==> flow/design.v <==
module ddr3_init_sm (rst, clk, init_done, init_start);
input wire rst;
input wire clk;
input wire init_done;
output reg init_start;
reg [7:0] init_dly_cnt;
parameter IDLE = 3'b000,
			START_CNT = 3'b001,
			WAITFOR_CNT = 3'b010,
			INIT_DDR = 3'b011,
			INIT_DONE = 3'b100;
reg [2:0] state, next;
	always @(posedge clk or posedge rst)
		if (rst) state <= IDLE;
		else state <= next;
	always @(state or init_done or init_dly_cnt) begin
		next = 'bx;
		case (state)
			IDLE : next = START_CNT;
			START_CNT : next = WAITFOR_CNT;
			WAITFOR_CNT : if (init_dly_cnt == 8'h3c) next = INIT_DDR;
						else next = WAITFOR_CNT;
			INIT_DDR : if (init_done) next = INIT_DONE;
						else next = INIT_DDR;
			INIT_DONE : next = INIT_DONE;
		endcase
	end
	always @(posedge clk or posedge rst)
		if (rst) begin
			init_start <= 1'b0;
		end
		else begin
			init_start <= 1'b0;
		case (next)
			INIT_DDR: init_start <= 1'b1;
		endcase
	end
	always @(posedge clk or posedge rst)
	begin
		if (rst) begin
			init_dly_cnt <= 8'h00;
		end else begin
			init_dly_cnt <= init_dly_cnt + 1;
		end
	end
endmodule
== Reports on ddr3_init_sm ==
The steps from the RTL of ddr3_init_sm to its reports follow in flow order.
Lines are those of the file above, counted from 1.
Operators carry their Yosys type and port widths (W data, S select, Z words).
Library cell names are shortened.
A cell with -- has no value.
Set-up
  top module: ddr3_init_sm
  clock input: clk
  library: sky130hd
  timing corner: tt_025C_1v80

== Word-level counts ==
Yosys after proc, flatten, opt, wreduce and memory -nomap, before mapping. Enables and synchronous resets that opt folds into registers are not counted as muxes. Memory bits, and registers merged into a memory's read port (data or address), are not among the register bits. Print and check cells are not counted. Equal cells are merged and count once.
Operators by class
  add/sub/neg operators: 1
  eq/ne operators: 6
  muxes and demuxes: 4
  reductions and logical operators: 1
Operator list (number)
  $pmux W3 S5: 1
  $eq A3 B2 Y1 const B: 3
  $add A8 B1 Y8 const B: 1
  $eq A8 B6 Y1 const B: 1
  $eq A3 B1 Y1 const B: 1
  $eq A3 B3 Y1 const B: 1
  $logic_not A3 Y1: 1
  $mux W3: 1
  $mux W1: 2
Word-level totals
  register bits after elaboration: 12
  bits of input ports: 3
  output and inout bits: 1
  elaborated cells: 15

== Depth ==
Depth = most cells in a row (Yosys ltp): at word level without a register or memory, in the mapped netlist without a sequential cell, where the memories' decode and read muxes count.
Logic depth
  depth in word-level cells: 5
  ABC_AREA: 0
  mapped depth: 4

== After synthesis ==
Source: synth_stat.txt of the flow (Yosys; design flattened, memories mapped). It holds for the ABC_AREA given above (unset counts as 0); a run with the other value may have another netlist.
The area totals of this step are shown rounded.
Cell types
  dfrtp_1: number 13, area in all 325.312 um^2
  xnor2_1: number 5, area in all 43.792 um^2
  dfstp_2: number 1, area in all 26.275 um^2
  ha_1: number 2, area in all 25.024 um^2
  nand3_1: number 4, area in all 20.019 um^2
  inv_1: number 5, area in all 18.768 um^2
  a21o_1: number 2, area in all 15.014 um^2
  a211oi_2: number 1, area in all 12.512 um^2
  nand4_2: number 1, area in all 12.512 um^2
  and4_4: number 1, area in all 11.261 um^2
  xor2_1: number 1, area in all 8.758 um^2
  and3_2: number 1, area in all 7.507 um^2
  nand4_1: number 1, area in all 6.256 um^2
  a21oi_1: number 1, area in all 5.005 um^2
  nor3_1: number 1, area in all 5.005 um^2
  o21ai_0: number 1, area in all 5.005 um^2
  conb_1: number 1, area in all 3.754 um^2
  nand2_1: number 1, area in all 3.754 um^2
  nor2_1: number 1, area in all 3.754 um^2
Synthesis totals
  standard cells after synthesis: 44
  synthesis area: 559 um^2
  sequential area: 352 um^2
  flip-flops: 14

== Worst setup path after synthesis ==
Source: OpenSTA report_checks on the synthesized netlist (no wires, ideal clock, input and output delay 20% of the period each), path of least setup slack; recovery checks are left aside. Register names are those of the netlist, which keeps one name where synthesis merged equal registers.
Timing path after synthesis
  path type: register -> register
  start point: register (no name shown)
  end point: register state
  period: 0.908 ns
  library setup time: 0.118 ns
  time at the first pin: 0.000 ns
  arrival: 0.862 ns
  required time: 0.790 ns
  path slack: -0.072 ns
  delay of the path: 0.980 ns
  stages: 5
  synthesis period reached: 0.98 ns
"delay of the path" is the arrival time less input delay plus setup time.
"stages": output pins that drive a net of the path, with the launching flip-flop's if there is one; two outputs of one cell count as two.
"synthesis period reached" = period - worst setup slack (recovery checks aside). The figure is calculated, with input and output delays left at 20% of the set period.
An end named without its bit number is one bit of that signal or, where synthesis recoded a state register, one of its new flip-flops.
Between the ends, after synthesis
  cells stage by stage: dfrtp_1 -> inv_1 -> ha_1 -> nand3_1 -> a21o_1
RTL lines, path after synthesis
  end, assigned: RTL line 14  | if (rst) state <= IDLE;
  end, assigned: RTL line 15  | else state <= next;
  end, declared: RTL line 12  | reg [2:0] state, next;
No chain of elaborated cells between the ends is given.

== Worst path after layout ==
From the final timing report of flow run 1: the path of least setup slack in the routed layout; clock arrival at registers is part of the times.
Timing path post-layout
  path type: register -> register
  start point: register init_dly_cnt[4]
  end point: register init_dly_cnt[7]
  period: 0.999 ns
  library setup time: 0.11 ns
  time at the first pin: 0.27 ns
  arrival: 1.20 ns
  required time: 1.17 ns
  path slack: -0.03 ns
  stages: 4
The rows between start and end are the longest chain of elaborated cells between them; the timing report does not say that the signal goes this way. Where chains are equally long, one stands for them.
A line is the first line of the expression or statement that the cell stems from. Yosys adds cells for indexed reads and writes and turns some case tables into memories.
Between the ends, post-layout
  cells stage by stage: dfrtp_1 -> and4_4 -> nand4_1 -> xnor2_1
  cells in the longest elaborated chain: 1
  elaborated cells on any way between the ends: 1
RTL lines, path post-layout
  start, declared: RTL line 6  | reg [7:0] init_dly_cnt;
  start, assigned: RTL line 41  | init_dly_cnt <= 8'h00;
  start, assigned: RTL line 43  | init_dly_cnt <= init_dly_cnt + 1;
  $add A8 B1 Y8: RTL line 43
  end, assigned: RTL line 41
  end, assigned: RTL line 43
  end, declared: RTL line 6

# Flow runs of ddr3_init_sm

Below are 2 stored runs of the flow (Yosys, OpenROAD; platform sky130hd) on ddr3_init_sm, each with its settings and what was measured, unordered. Constraints: input delay and output delay 20% of the set period each, output load 0.01 pF.
By "achieved clock period" is meant the clock period of the run minus its worst setup slack. This is arithmetic on one report: input and output delays are still those of the set period (20% each).
"worst setup path time" means the part of the period allowed to the worst setup path (the constraints hold back 20% at inputs and 20% at outputs) less its slack; where the path has registers, the arrival times of their clocks count too.
By "power" is meant OpenSTA's value without simulated activity: inputs other than the clock are taken to toggle once in ten clock periods, and the tool carries that through the logic.
Results are given in rounded form.

Flow run 1
==> flow/run.sh <==
#!/bin/bash
# the make line also repeats the synthesis and layout settings of config.mk as NAME=value (left out here)
make -C /OpenROAD-flow-scripts/flow DESIGN_CONFIG=/design/flow/config.mk WORK_HOME=/design/flow/orfs CLKGATE_MAP_FILE= finish
==> flow/config.mk <==
export PLATFORM = sky130hd
export DESIGN_NAME = ddr3_init_sm
export DESIGN_NICKNAME = ddr3_init_sm
export VERILOG_FILES = /design/flow/design.v
export SDC_FILE = /design/flow/constraint.sdc
export NUM_CORES = 4
export LEC_CHECK = 0
export CAP_MARGIN = 20
export CELL_PAD_IN_SITES_DETAIL_PLACEMENT = 0
export CORE_MARGIN = 2
export CORE_UTILIZATION = 47
export CTS_CLUSTER_DIAMETER = 164
export CTS_CLUSTER_SIZE = 26
export HOLD_SLACK_MARGIN = -0.08
export MAX_ROUTING_LAYER = met5
export PLACE_DENSITY = 0.42
export SLEW_MARGIN = 20
export TNS_END_PERCENT = 20
==> flow/constraint.sdc <==
create_clock -name core_clock -period 0.999 [get_ports {clk}]
set_input_delay 0.1998 -clock core_clock [delete_from_list [all_inputs] [get_ports {clk}]]
set_output_delay 0.1998 -clock core_clock [all_outputs]
set_load 0.01 [all_outputs]

==> results of flow run 1 <==
chip area after synthesis (Yosys): 559 um^2
die area: 1480 um^2
standard-cell area of the final layout: 726 um^2
worst setup slack after layout: -0.029 ns
power: 0.00102 W
achieved clock period: 1.028 ns
worst setup path time: 1.03 ns
worst setup path kind: register -> register

Flow run 2
==> flow/run.sh <==
#!/bin/bash
# the make line also repeats the synthesis and layout settings of config.mk as NAME=value (left out here)
make -C /OpenROAD-flow-scripts/flow DESIGN_CONFIG=/design/flow/config.mk WORK_HOME=/design/flow/orfs CLKGATE_MAP_FILE= finish
==> flow/config.mk <==
export PLATFORM = sky130hd
export DESIGN_NAME = ddr3_init_sm
export DESIGN_NICKNAME = ddr3_init_sm
export VERILOG_FILES = /design/flow/design.v
export SDC_FILE = /design/flow/constraint.sdc
export NUM_CORES = 4
export LEC_CHECK = 0
export CAP_MARGIN = 10
export CORE_ASPECT_RATIO = 1.0
export CORE_MARGIN = 2
export CORE_UTILIZATION = 72
export GPL_ROUTABILITY_DRIVEN = 0
export MAX_ROUTING_LAYER = met4
export PLACE_DENSITY_LB_ADDON = 0.05
export SLEW_MARGIN = 0
==> flow/constraint.sdc <==
create_clock -name core_clock -period 1.44 [get_ports {clk}]
set_input_delay 0.2880 -clock core_clock [delete_from_list [all_inputs] [get_ports {clk}]]
set_output_delay 0.2880 -clock core_clock [all_outputs]
set_load 0.01 [all_outputs]

==> results of flow run 2 <==
did not finish, floorplanning stopped with PDN-0185
