==> flow/design.v <==
module ddr3_data_exercise_sm (rst, clk, cmd_rdy, datain_rdy, read_data, read_data_valid, wl_err, cmd_valid, cmd, cmd_burst_cnt, addr, write_data, data_mask);
input wire rst;
input wire clk;
input wire cmd_rdy;
input wire datain_rdy;
input wire [63:0] read_data;
input wire read_data_valid;
input wire wl_err;
output reg cmd_valid;
output reg [3:0] cmd;
output wire [4:0] cmd_burst_cnt;
output reg [25:0] addr;
output reg [63:0] write_data;
output wire [7:0] data_mask;
assign cmd_burst_cnt = 5'b00001;
assign data_mask = 8'b00000000;
parameter NADA = 4'b0000,
			READ = 4'b0001,
			WRITE = 4'b0010,
			READA = 4'b0011,
			WRITEA = 4'b0100,
			PDOWN_ENT = 4'b0101,
			LOAD_MR = 4'b0110,
			SEL_REF_ENT = 4'b1000,
			SEL_REF_EXIT = 4'b1001,
			PDOWN_EXIT = 4'b1011,
			ZQ_LNG = 4'b1100,
			ZQ_SHRT = 4'b1101;
parameter ADDRESS1 = 26'h0001400,
			ADDRESS2 = 26'h0001500;
parameter DATA1_1 = 64'h1AAA2AAA3AAA4AAA,
			DATA1_2 = 64'hE555D555C555B555,
			DATA2_1 = 64'h0123456789ABCDEF,
			DATA2_2 = 64'hFEDCBA9876543210;
parameter S_IDLE = 5'b00000,
			S_PDOWN_ENT = 5'b00001,
			S_PDOWN_EXIT = 5'b00010,
			S_WRITE_ADDR1 = 5'b00011,
			S_WRITE_WAIT1 = 5'b00100,
			S_WRITE_DATA1_1 = 5'b00101,
			S_WRITE_DATA1_2 = 5'b00110,
			S_WRITE_ADDR2 = 5'b00111,
			S_WRITE_WAIT2 = 5'b01000,
			S_WRITE_DATA2_1 = 5'b01001,
			S_WRITE_DATA2_2 = 5'b01010,
			S_READ1 = 5'b01011,
			S_READ2 = 5'b01100,
			S_READ_WAIT1 = 5'b01101,
			S_READ_WAIT2 = 5'b01110,
			S_READ_WAIT3 = 5'b01111,
			S_READ_WAIT4 = 5'b10000,
			S_HALT = 5'b10001;
reg [4:0] state, next;
	always @(posedge clk or posedge rst)
		if (rst) state <= S_IDLE;
		else state <= next;
	always @(state or cmd_rdy or datain_rdy or read_data_valid) begin
		next = 'bx;
		case (state)
			S_IDLE : if (cmd_rdy) next = S_PDOWN_ENT;
						else next = S_IDLE;
			S_PDOWN_ENT : if (cmd_rdy) next = S_PDOWN_EXIT;
						else next = S_PDOWN_ENT;
			S_PDOWN_EXIT : if (cmd_rdy) next = S_WRITE_ADDR1;
						else next = S_PDOWN_EXIT;
			S_WRITE_ADDR1 : if (cmd_rdy) next = S_WRITE_WAIT1;
						else next = S_WRITE_ADDR1;
			S_WRITE_WAIT1 : if (datain_rdy) next = S_WRITE_DATA1_1;
						else next = S_WRITE_WAIT1;
			S_WRITE_DATA1_1 : next = S_WRITE_DATA1_2;
			S_WRITE_DATA1_2 : next = S_WRITE_ADDR2;
			S_WRITE_ADDR2 : if (cmd_rdy) next = S_WRITE_WAIT2;
						else next = S_WRITE_ADDR2;
			S_WRITE_WAIT2 : if (datain_rdy) next = S_WRITE_DATA2_1;
						else next = S_WRITE_WAIT2;
			S_WRITE_DATA2_1 : next = S_WRITE_DATA2_2;
			S_WRITE_DATA2_2 : next = S_READ1;
			S_READ1 : if (cmd_rdy) next = S_READ_WAIT1;
						else next = S_READ1;
			S_READ_WAIT1 : if (read_data_valid) next = S_READ_WAIT2;
						else next = S_READ_WAIT1;
			S_READ_WAIT2 : if (read_data_valid) next = S_READ2;
						else next = S_READ_WAIT2;
			S_READ2 : if (cmd_rdy) next = S_READ_WAIT3;
						else next = S_READ2;
			S_READ_WAIT3 : if (read_data_valid) next = S_READ_WAIT4;
						else next = S_READ_WAIT3;
			S_READ_WAIT4 : if (read_data_valid) next = S_WRITE_ADDR1;
						else next = S_READ_WAIT4;
			S_HALT : next = S_HALT;
		endcase
	end
	always @(posedge clk or posedge rst)
		if (rst) begin
			cmd_valid <= 1'b0;
			cmd <= NADA;
			addr <= 26'h0000000;
			write_data <= 64'h0000000000000000;
		end
		else begin
			cmd_valid <= 1'b0;
			cmd <= NADA;
		case (next)
			S_PDOWN_ENT:
				begin
					cmd_valid <= 1'b1;
					cmd <= PDOWN_ENT;
				end
			S_PDOWN_EXIT:
				begin
					cmd_valid <= 1'b1;
					cmd <= PDOWN_EXIT;
				end
			S_WRITE_ADDR1:
				begin
					cmd_valid <= 1'b1;
					cmd <= WRITE;
					addr <= ADDRESS1;
				end
			S_WRITE_DATA1_1:
				begin
					write_data <= DATA1_1;
				end
			S_WRITE_DATA1_2:
				begin
					write_data <= DATA1_2;
				end
			S_WRITE_ADDR2:
				begin
					cmd_valid <= 1'b1;
					cmd <= WRITE;
					addr <= ADDRESS2;
				end
			S_WRITE_DATA2_1:
				begin
					write_data <= DATA2_1;
				end
			S_WRITE_DATA2_2:
				begin
					write_data <= DATA2_2;
				end
			S_READ1:
				begin
					cmd_valid <= 1'b1;
					cmd <= READ;
					addr <= ADDRESS1;
				end
			S_READ2:
				begin
					cmd_valid <= 1'b1;
					cmd <= READ;
					addr <= ADDRESS2;
				end
		endcase
	end
endmodule
# == Step by step through the tools: ddr3_data_exercise_sm ==
# The steps from the RTL of ddr3_data_exercise_sm to its reports follow in flow order.
# Line numbers count from 1 in the design file above.
# A cell with - has no value.
# inputs
design,ddr3_data_exercise_sm
clock_port,clk
library,sky130hd
corner,tt_025C_1v80

# == Word level ==
# Yosys after proc, flatten, opt, wreduce and memory -nomap, before mapping. Memory bits, and registers merged into a memory's read port (data or address), are not among the register bits. Print and check cells are not counted.
# bits
reg_bits,100
input_bits,70
output_inout_bits,108
word_cells,58
# classes
n_mux,18
eq_ne,27
reduce_logical,8
# ops
cell,count
parallel mux 64 bit (select 4 bit),1
parallel mux 5 bit (select 18 bit),1
equality test 5 x 4 -> 1 bit (second input constant),12
parallel mux 26 bit (select 2 bit),1
equality test 5 x 3 -> 1 bit (second input constant),7
equality test 5 x 2 -> 1 bit (second input constant),4
parallel mux 4 bit (select 4 bit),1
equality test 5 x 1 -> 1 bit (second input constant),2
equality test 5 bit (second input constant),2
2-to-1 mux 5 bit,2
OR reduction 2 bit,4
2-to-1 mux 2 bit,4
OR reduction 6 bit,1
2-to-1 mux 3 bit,2
logical NOT 5 bit,1
2-to-1 mux 1 bit,5
nonzero test 4 bit,1
2-to-1 mux 4 bit,1
nonzero test 2 bit,1

# == Depth ==
# Yosys ltp: most cells in a row. Word level: on the elaborated netlist, between registers, memories and ports. Mapped: between sequential cells and ports; inverters and the memories' decode and read muxes count.
# logic_depth
word_depth,5
abc_area,0
mapped_depth,8

# == Mapped cells and area ==
# Source: synth_stat.txt of the flow (Yosys; design flattened, memories mapped). It holds for the ABC_AREA given above (unset counts as 0); a run with the other value may have another netlist.
# types
type,count
sky130_fd_sc_hd__buf_4,97
sky130_fd_sc_hd__dfrtp_1,27
sky130_fd_sc_hd__o21ai_0,10
sky130_fd_sc_hd__nor3_1,9
sky130_fd_sc_hd__nor2_1,10
sky130_fd_sc_hd__mux2_2,3
sky130_fd_sc_hd__nand2_1,9
sky130_fd_sc_hd__a21oi_1,6
sky130_fd_sc_hd__inv_1,8
sky130_fd_sc_hd__or4_1,4
sky130_fd_sc_hd__dfstp_2,1
sky130_fd_sc_hd__nand4_1,4
sky130_fd_sc_hd__a211oi_1,3
sky130_fd_sc_hd__buf_6,2
sky130_fd_sc_hd__nor4_4,1
sky130_fd_sc_hd__and2_1,3
sky130_fd_sc_hd__and4_1,2
sky130_fd_sc_hd__a21o_1,2
# Other cell types: 25; their cells: 31.
# synth_totals
seq_area_um2,701.9
mapped_area_um2,2085.8
stdcells,232
flip_flops,28

# == Worst setup path after synthesis ==
# Source: OpenSTA report_checks on the synthesized netlist (no wires, ideal clock, input and output delay 20% of the period each), path of least setup slack; recovery checks are left aside. Register names are those of the netlist, which keeps one name where synthesis merged equal registers.
# synth_timing
path_kind,input to register
from,input read_data_valid
to,register write_data[60]
required_ns,3.420
slack_ns,0.751
period_ns,3.55
path_delay_ns,2.089
arrival_time_ns,2.669
t_first_pin_ns,0.710
path_stages,8
synth_period_reached_ns,2.799
# "path_delay_ns" = arrival - input delay + setup time.
# "path_stages" counts driving pins, that of a launching flip-flop among them; a cell with two outputs on the path counts twice.
# "synth_period_reached_ns" = period - worst setup slack (recovery checks aside). The figure is calculated, with input and output delays left at 20% of the set period.
# Between the ends stands the longest chain of elaborated cells between them, by number of cells; it is not shown to be the way that was timed. Of several equally long chains one is given.
# Each line given opens the expression or statement behind the cell; cells for indexed reads and writes are added by Yosys, which also makes memories of some case tables.
# A register here has more assigning lines than the two given.
# synth_via
path_cell_list,sky130_fd_sc_hd__buf_6 -> sky130_fd_sc_hd__a21o_1 -> sky130_fd_sc_hd__or3_4 -> sky130_fd_sc_hd__or4_4 -> sky130_fd_sc_hd__buf_6 -> sky130_fd_sc_hd__or4_1 -> sky130_fd_sc_hd__o31ai_1 -> sky130_fd_sc_hd__o22ai_1
elab_chain_len,4
# synth_lines
element,line,source
start: declaration,7,input wire read_data_valid;
2-to-1 mux 5 bit,88,S_READ_WAIT4 : if (read_data_valid) next = S_WRITE_ADDR1;
parallel mux 5 bit (select 18 bit),59,case (state)
equality test 5 x 4 -> 1 bit,103,case (next)
parallel mux 64 bit (select 4 bit),103,
end: assignment,98,write_data <= 64'h0000000000000000;
end: assignment,122,write_data <= DATA1_1;
end: declaration,13,output reg [63:0] write_data;

# == Timing after layout ==
# From the final timing report of run 1: the path of least setup slack in the routed layout; clock arrival at registers is part of the times.
# layout_timing
path_kind,input to register
from,input read_data_valid
to,register cmd[0]
path_stages,7
t_first_pin_ns,0.83
slack_ns,0.94
required_ns,4.35
period_ns,4.16
arrival_time_ns,3.41
# Between the ends stands the longest chain of elaborated cells between them, by number of cells; it is not shown to be the way that was timed. Of several equally long chains one is given.
# A register here has more assigning lines than the two given.
# layout_via
path_cell_list,sky130_fd_sc_hd__clkdlybuf4s50_1 -> sky130_fd_sc_hd__a21o_1 -> sky130_fd_sc_hd__or3_4 -> sky130_fd_sc_hd__nor4_4 -> sky130_fd_sc_hd__nor2_1 -> sky130_fd_sc_hd__or4_1 -> sky130_fd_sc_hd__a21oi_1
elab_chain_len,5
# layout_lines
element,line,source
start: declaration,7,input wire read_data_valid;
2-to-1 mux 5 bit,88,S_READ_WAIT4 : if (read_data_valid) next = S_WRITE_ADDR1;
parallel mux 5 bit (select 18 bit),59,case (state)
equality test 5 x 4 -> 1 bit,103,case (next)
OR reduction 2 bit,-,
parallel mux 4 bit (select 4 bit),103,
end: assignment,102,cmd <= NADA;
end: assignment,107,cmd <= PDOWN_ENT;
end: declaration,10,output reg [3:0] cmd;

# Measured data: module ddr3_data_exercise_sm, platform sky130hd, 2 stored runs of the flow under differing settings, order arbitrary. Input and output delays are each 20% of the period that was set; the output load is 0.01 pF.
# "period_less_ws_ns" = clock period - worst setup slack. The figure is calculated, with input and output delays left at 20% of the set period.
# "worst_path_allowed_less_slack_ns" is the time allowed to the run's worst setup path (the clock period less input and output delay, where it has them) less its slack. Clock arrival times count: a late capture clock shortens it, a late launch clock lengthens it.
# "final_power_mw" rests on the timing tool's default activity at the inputs, not on a simulated workload.
# Among the settings, n/a means not set for that run.
item,run 1,run 2
period_ns,4.16,5.17
CORE_UTILIZATION,41,65
SETUP_SLACK_MARGIN,0.18,1.23
PLACE_DENSITY,0.43,n/a
CORE_ASPECT_RATIO,0.67,n/a
CELL_PAD_IN_SITES_GLOBAL_PLACEMENT,0,n/a
TNS_END_PERCENT,20,n/a
GPL_ROUTABILITY_DRIVEN,0,n/a
CTS_CLUSTER_SIZE,55,n/a
SLEW_MARGIN,5,20
CAP_MARGIN,20,20
CORE_MARGIN,2,2
PLACE_DENSITY_LB_ADDON,n/a,0.17
MIN_ROUTING_LAYER,n/a,met1
MAX_ROUTING_LAYER,n/a,met4
period_less_ws_ns,3.220,3.372
worst_hold_slack_ns,0.414,0.422
post_synth_area_um2,2085.8,2085.8
final_power_mw,1.404,1.079
util_frac,0.487,0.752
ws_setup_ns,0.940,1.798
die_um2,5685.0,3677.8
worst_path_allowed_less_slack_ns,2.39,2.34
timing.worst_path_kind,input to register,input to register
finalCellArea_um2,2407.3,2297.2
total_negative_slack_ns,0.000,0.000
